==> flow/design.v <==
`timescale 1ns / 1ps
module uart_debug(
    input wire clk,        
    input wire rst_n,      
    input wire [7:0] data_in,  
    input wire send,           
    output wire tx             
);
    parameter BAUD = 115200;
    parameter CLOCK_FREQ = 100_000_000;  
    localparam BAUD_TICK = CLOCK_FREQ / BAUD;
    reg start_tx;
    wire busy;
    uart_tx #(
        .CLOCK_FREQ(CLOCK_FREQ),
        .BAUD(BAUD)
    ) uart_transmitter (
        .clk(clk),
        .rst_n(rst_n),
        .tx_data(data_in),
        .transmit(start_tx),
        .tx(tx),
        .busy(busy)
    );
    reg [1:0] state;
    parameter IDLE = 2'b00, SEND = 2'b01, WAIT = 2'b10;
    always @(posedge clk or negedge rst_n) begin
        if (!rst_n) begin
            state <= IDLE;
            start_tx <= 0;
        end else begin
            case (state)
                IDLE: begin
                    start_tx <= 0;
                    if (send && !busy) begin
                        start_tx <= 1;
                        state <= SEND;
                    end
                end
                SEND: begin
                    start_tx <= 0;  
                    state <= WAIT;
                end
                WAIT: begin
                    if (!busy)
                        state <= IDLE;
                end
                default: state <= IDLE;
            endcase
        end
    end
endmodule
module uart_tx #(
    parameter CLOCK_FREQ = 100_000_000,  
    parameter BAUD = 115200
)(
    input wire clk,
    input wire rst_n,
    input wire [7:0] tx_data,
    input wire transmit,
    output reg tx,
    output reg busy
);
    localparam BAUD_TICKS = CLOCK_FREQ / BAUD;
    reg [15:0] baud_count;
    reg [3:0] bit_index;
    reg [9:0] shift_reg;
    always @(posedge clk or negedge rst_n) begin
        if (!rst_n) begin
            baud_count <= 0;
            tx <= 1'b1;  
            busy <= 0;
            shift_reg <= 10'b1111111111;
            bit_index <= 0;
        end else begin
            if (transmit && !busy) begin
                shift_reg <= {1'b1, tx_data, 1'b0};
                busy <= 1;
                bit_index <= 0;
                baud_count <= 0;
            end else if (busy) begin
                if (baud_count < BAUD_TICKS-1) begin
                    baud_count <= baud_count + 1;
                end else begin
                    baud_count <= 0;
                    tx <= shift_reg[0];
                    shift_reg <= {1'b1, shift_reg[9:1]};
                    if (bit_index == 9)
                        busy <= 0;
                    bit_index <= bit_index + 1;
                end
            end
        end
    end
endmodule
### Reports on uart_debug

What the tools print for uart_debug, step after step.
Lines are those of the file above, counted from 1.
Operators: Yosys type, input widths -> output width; for muxes data width and select width s.
Library cell names are shortened.
The mark n/a stands for no value.

| inputs | value |
|---|---|
| design top | uart_debug |
| clock input | clk |
| library | sky130hd |
| corner | tt_025C_1v80 |

### Elaborated design

Yosys after proc, flatten, opt, wreduce and memory -nomap, before mapping. Memory bits, and registers merged into a memory's read port (data or address), are not among the register bits. Print and check cells are not counted. Equal cells are merged and count once.

| word-level totals | value |
|---|---|
| elaborated cells | 45 |
| register bits | 35 |
| output and inout port bits | 1 |
| input port bits | 11 |

| operators by class | value |
|---|---|
| $lt $le $gt $ge | 1 |
| multiplexer cells | 18 |
| $add $sub $neg | 2 |
| equality and inequality tests | 6 |
| reduce/logical cells | 9 |
| bitwise operators | 2 |

Operator list:

| cell | number |
|---|---|
| $mux 16 | 3 |
| $mux 10 | 3 |
| $add 16x1->16 const B | 1 |
| $lt 16x10->1 const B | 1 |
| $mux 4 | 3 |
| $pmux 2 s3 | 1 |
| $mux 1 | 5 |
| $ne 2x2->1 const B | 2 |
| $reduce_and 2->1 | 2 |
| $reduce_bool 2->1 | 2 |
| $add 4x1->4 const B | 1 |
| $eq 4x4->1 const B | 1 |
| $mux 2 | 2 |
| $reduce_and 3->1 | 1 |
| $logic_and 1x1->1 | 2 |
| $not 1->1 | 2 |
| $eq 2x1->1 const B | 1 |
| $ne 2x1->1 const B | 1 |
| $eq 2x2->1 const B | 1 |
| $logic_not 2->1 | 1 |
| $pmux 1 s2 | 1 |
| $logic_not 1->1 | 1 |

### Depth

Yosys ltp: most cells in a row. Word level: on the elaborated netlist, between registers, memories and ports. Mapped: between sequential cells and ports; inverters and the memories' decode and read muxes count.

| logic depth | value |
|---|---|
| word-level depth | 5 |
| ABC_AREA | 0 |
| mapped depth | 7 |
| gate-level depth less buffers | 5 |

### Mapped cells and area

Yosys stat after the flow's synthesis: flattened, memories mapped to cells. It holds for the ABC_AREA given above (unset counts as 0); a run with the other value may have another netlist.

Cells by type:

| type | number | area in all (um^2) |
|---|---|---|
| dfrtp_1 | 24 | 600.576 |
| dfstp_2 | 11 | 289.027 |
| mux2i_1 | 13 | 130.125 |
| a211oi_1 | 8 | 60.058 |
| nand3_1 | 12 | 60.058 |
| a2111oi_4 | 2 | 55.053 |
| a21oi_1 | 10 | 50.048 |
| nor2b_1 | 7 | 43.792 |
| a31oi_1 | 6 | 37.536 |
| and2_1 | 6 | 37.536 |
| ha_1 | 3 | 37.536 |
| nand2_1 | 9 | 33.782 |
| o21ai_0 | 6 | 30.029 |
| inv_1 | 7 | 26.275 |
| and3_1 | 4 | 25.024 |
| buf_12 | 1 | 20.019 |
| clkbuf_1 | 5 | 18.768 |
| nand4_1 | 3 | 18.768 |

Not listed: further types 23, cells in them 31.

| mapped netlist | value |
|---|---|
| area of sequential cells | 0.0008896 mm^2 |
| cells in the netlist | 168 |
| synthesis area | 0.001808 mm^2 |
| buffer cells | 9 |
| mapped flip-flops | 35 |

By module: a second synthesis without flattening, with its own total; a netlist apart from the flattened one above.

| second synthesis, totals | value |
|---|---|
| cell total of the unflattened synthesis | 146 |
| area (unflattened synthesis) | 0.0016841 mm^2 |

Each row is one instance without its submodules.

Modules:

| module | area (mm^2) | instances | cells | sequential area (mm^2) |
|---|---|---|---|---|
| uart_tx | 0.0015302 | 1 | 135 | 0.0007883 |
| uart_debug | 0.0001539 | 1 | 11 | 0.0001013 |

### Timing after synthesis

Source: OpenSTA report_checks on the synthesized netlist (no wires, ideal clock, input and output delay 20% of the period each), path of least setup slack; recovery checks are left aside. Register names are those of the netlist, which keeps one name where synthesis merged equal registers.

| timing post-synthesis | value |
|---|---|
| path type | register -> register |
| from | reg uart_transmitter.baud_count[0] |
| to | reg uart_transmitter.tx |
| path buffers | 0 |
| required time | 2.058 ns |
| delay of the path | 2.066 ns |
| library setup time | 0.082 ns |
| driving pins on the path | 6 |
| clock period | 2.14 ns |
| data arrival time | 1.984 ns |
| time at the first pin | 0.000 ns |
| slack | 0.074 ns |
| synthesis period reached | 2.066 ns |

"delay of the path" is the arrival time less input delay plus setup time.
"driving pins on the path" counts driving pins, that of a launching flip-flop among them; a cell with two outputs on the path counts twice.
"synthesis period reached" = period - worst setup slack (recovery checks aside). The figure is calculated, with input and output delays left at 20% of the set period.
The rows between start and end are the longest chain of elaborated cells between them; the timing report does not say that the signal goes this way. Where chains are equally long, one stands for them.
A line is the first line of the expression or statement that the cell stems from. Yosys adds cells for indexed reads and writes and turns some case tables into memories.
A register here has more assigning lines than the two given.

| between the ends, post-synthesis | value |
|---|---|
| cells stage by stage | dfrtp_1 -> ha_1 -> or4_4 -> a2111oi_4 -> nand2b_1 -> mux2_2 |
| cells in the longest elaborated chain | 3 |
| elaborated cells between the ends (all ways) | 3 |
| source lines of those cells | 1 |
| classes of those cells | 1 x compare; 1 x logic; 1 x reduce/logical |

RTL lines, path post-synthesis:

| what | RTL line | RTL |
|---|---|---|
| start, declared | 65 | `reg [15:0] baud_count;` |
| start, assigned | 70 | `baud_count <= 0;` |
| start, assigned | 83 | `baud_count <= baud_count + 1;` |
| $lt 16x10->1 | 82 | `if (baud_count < BAUD_TICKS-1) begin` |
| $not 1->1 | n/a |  |
| $reduce_and 3->1 | n/a |  |
| end, assigned | 71 | `tx <= 1'b1;` |
| end, assigned | 86 | `tx <= shift_reg[0];` |
| end, declared | 61 | `output reg tx,` |

### Worst path after layout

Path of least setup slack in the final report of record 1 (OpenROAD, finished layout, wires in). Where an end is a register, its clock arrival counts in the times.

| timing post-layout | value |
|---|---|
| path type | register -> register |
| from | reg uart_transmitter.baud_count[0] |
| to | reg uart_transmitter.shift_reg[2] |
| time at the first pin | 0.35 ns |
| data arrival time | 2.47 ns |
| path buffers | 2 |
| required time | 1.71 ns |
| driving pins on the path | 8 |
| library setup time | 0.07 ns |
| slack | -0.76 ns |
| clock period | 1.43 ns |

The rows between start and end are the longest chain of elaborated cells between them; the timing report does not say that the signal goes this way. Where chains are equally long, one stands for them.
A register here has more assigning lines than the two given.

| between the ends, post-layout | value |
|---|---|
| cells stage by stage | dfrtp_1 -> ha_2 -> or4_4 -> a2111oi_4 -> buf_4 -> buf_6 -> mux2i_1 -> a21oi_1 |
| cells in the longest elaborated chain | 4 |
| elaborated cells between the ends (all ways) | 6 |
| source lines of those cells | 3 |
| classes of those cells | 1 x compare; 1 x eq/ne; 3 x mux; 1 x reduce/logical |

RTL lines, path post-layout:

| what | RTL line | RTL |
|---|---|---|
| start, declared | 65 | `reg [15:0] baud_count;` |
| start, assigned | 70 | `baud_count <= 0;` |
| start, assigned | 83 | `baud_count <= baud_count + 1;` |
| $lt 16x10->1 | 82 | `if (baud_count < BAUD_TICKS-1) begin` |
| $mux 10 | 82 |  |
| $mux 10 | 81 | `end else if (busy) begin` |
| $mux 10 | 76 | `if (transmit && !busy) begin` |
| end, assigned | 77 | `shift_reg <= {1'b1, tx_data, 1'b0};` |
| end, assigned | 87 | `shift_reg <= {1'b1, shift_reg[9:1]};` |
| end, declared | 67 | `reg [9:0] shift_reg;` |

# Flow runs of uart_debug

Module uart_debug, platform sky130hd: 2 stored runs of the flow (Yosys, OpenROAD) with differing settings, in no particular order. Input and output delays are each 20% of the period that was set; the output load is 0.01 pF.
"time used up by the worst setup path": the worst setup path's part of the clock period (all of it between registers, 20% less for each end at a port) less its slack. A launch clock that arrives late makes it longer, a capture clock that arrives late makes it shorter.
"power" rests on the timing tool's default activity at the inputs, not on a simulated workload.

## Record 1

==> flow/run.sh <==
#!/bin/bash
# the make line also repeats the synthesis and layout settings of config.mk as NAME=value (left out here)
make -C /OpenROAD-flow-scripts/flow DESIGN_CONFIG=/design/flow/config.mk WORK_HOME=/design/flow/orfs CLKGATE_MAP_FILE= finish
==> flow/config.mk <==
export PLATFORM = sky130hd
export DESIGN_NAME = uart_debug
export DESIGN_NICKNAME = uart_debug
export VERILOG_FILES = /design/flow/design.v
export SDC_FILE = /design/flow/constraint.sdc
export NUM_CORES = 4
export LEC_CHECK = 0
export ABC_AREA = 0
export CAP_MARGIN = 35
export CORE_MARGIN = 2
export CORE_UTILIZATION = 58
export MAX_ROUTING_LAYER = met5
export MIN_ROUTING_LAYER = met1
export PLACE_DENSITY_LB_ADDON = 0.23
export SETUP_SLACK_MARGIN = 0.35
export SLEW_MARGIN = 20
==> flow/constraint.sdc <==
create_clock -name core_clock -period 1.43 [get_ports {clk}]
set_input_delay 0.2860 -clock core_clock [delete_from_list [all_inputs] [get_ports {clk}]]
set_output_delay 0.2860 -clock core_clock [all_outputs]
set_load 0.01 [all_outputs]

| result of record 1 | value |
|---|---|
| total negative slack | -16.504 ns |
| total die area | 0.0035796 mm^2 |
| worst setup slack after layout | -0.762 ns |
| netlist area reported by Yosys | 0.001808 mm^2 |
| post-route utilization | 0.796 |
| power | 1.805 mW |
| time used up by the worst setup path | 2.19 ns |
| worst setup path type | register -> register |

## Record 2

==> flow/run.sh <==
#!/bin/bash
# the make line also repeats the synthesis and layout settings of config.mk as NAME=value (left out here)
make -C /OpenROAD-flow-scripts/flow DESIGN_CONFIG=/design/flow/config.mk WORK_HOME=/design/flow/orfs CLKGATE_MAP_FILE= finish
==> flow/config.mk <==
export PLATFORM = sky130hd
export DESIGN_NAME = uart_debug
export DESIGN_NICKNAME = uart_debug
export VERILOG_FILES = /design/flow/design.v
export SDC_FILE = /design/flow/constraint.sdc
export NUM_CORES = 4
export LEC_CHECK = 0
export ABC_AREA = 1
export CAP_MARGIN = 20
export CORE_MARGIN = 2
export CORE_UTILIZATION = 33
export CTS_CLUSTER_SIZE = 73
export GPL_ROUTABILITY_DRIVEN = 0
export GPL_TIMING_DRIVEN = 0
export HOLD_SLACK_MARGIN = 0.27
export MIN_ROUTING_LAYER = met2
export PLACE_DENSITY_LB_ADDON = 0.01
export SLEW_MARGIN = 20
export TNS_END_PERCENT = 75
==> flow/constraint.sdc <==
create_clock -name core_clock -period 2.98 [get_ports {clk}]
set_input_delay 0.5960 -clock core_clock [delete_from_list [all_inputs] [get_ports {clk}]]
set_output_delay 0.5960 -clock core_clock [all_outputs]
set_load 0.01 [all_outputs]

| result of record 2 | value |
|---|---|
| post-route utilization | 0.403 |
| netlist area reported by Yosys | 0.0017091 mm^2 |
| power | 0.8863 mW |
| total negative slack | 0.000 ns |
| worst setup slack after layout | 1.025 ns |
| time used up by the worst setup path | 1.36 ns |
| worst setup path type | register -> output |
| total die area | 0.0057707 mm^2 |
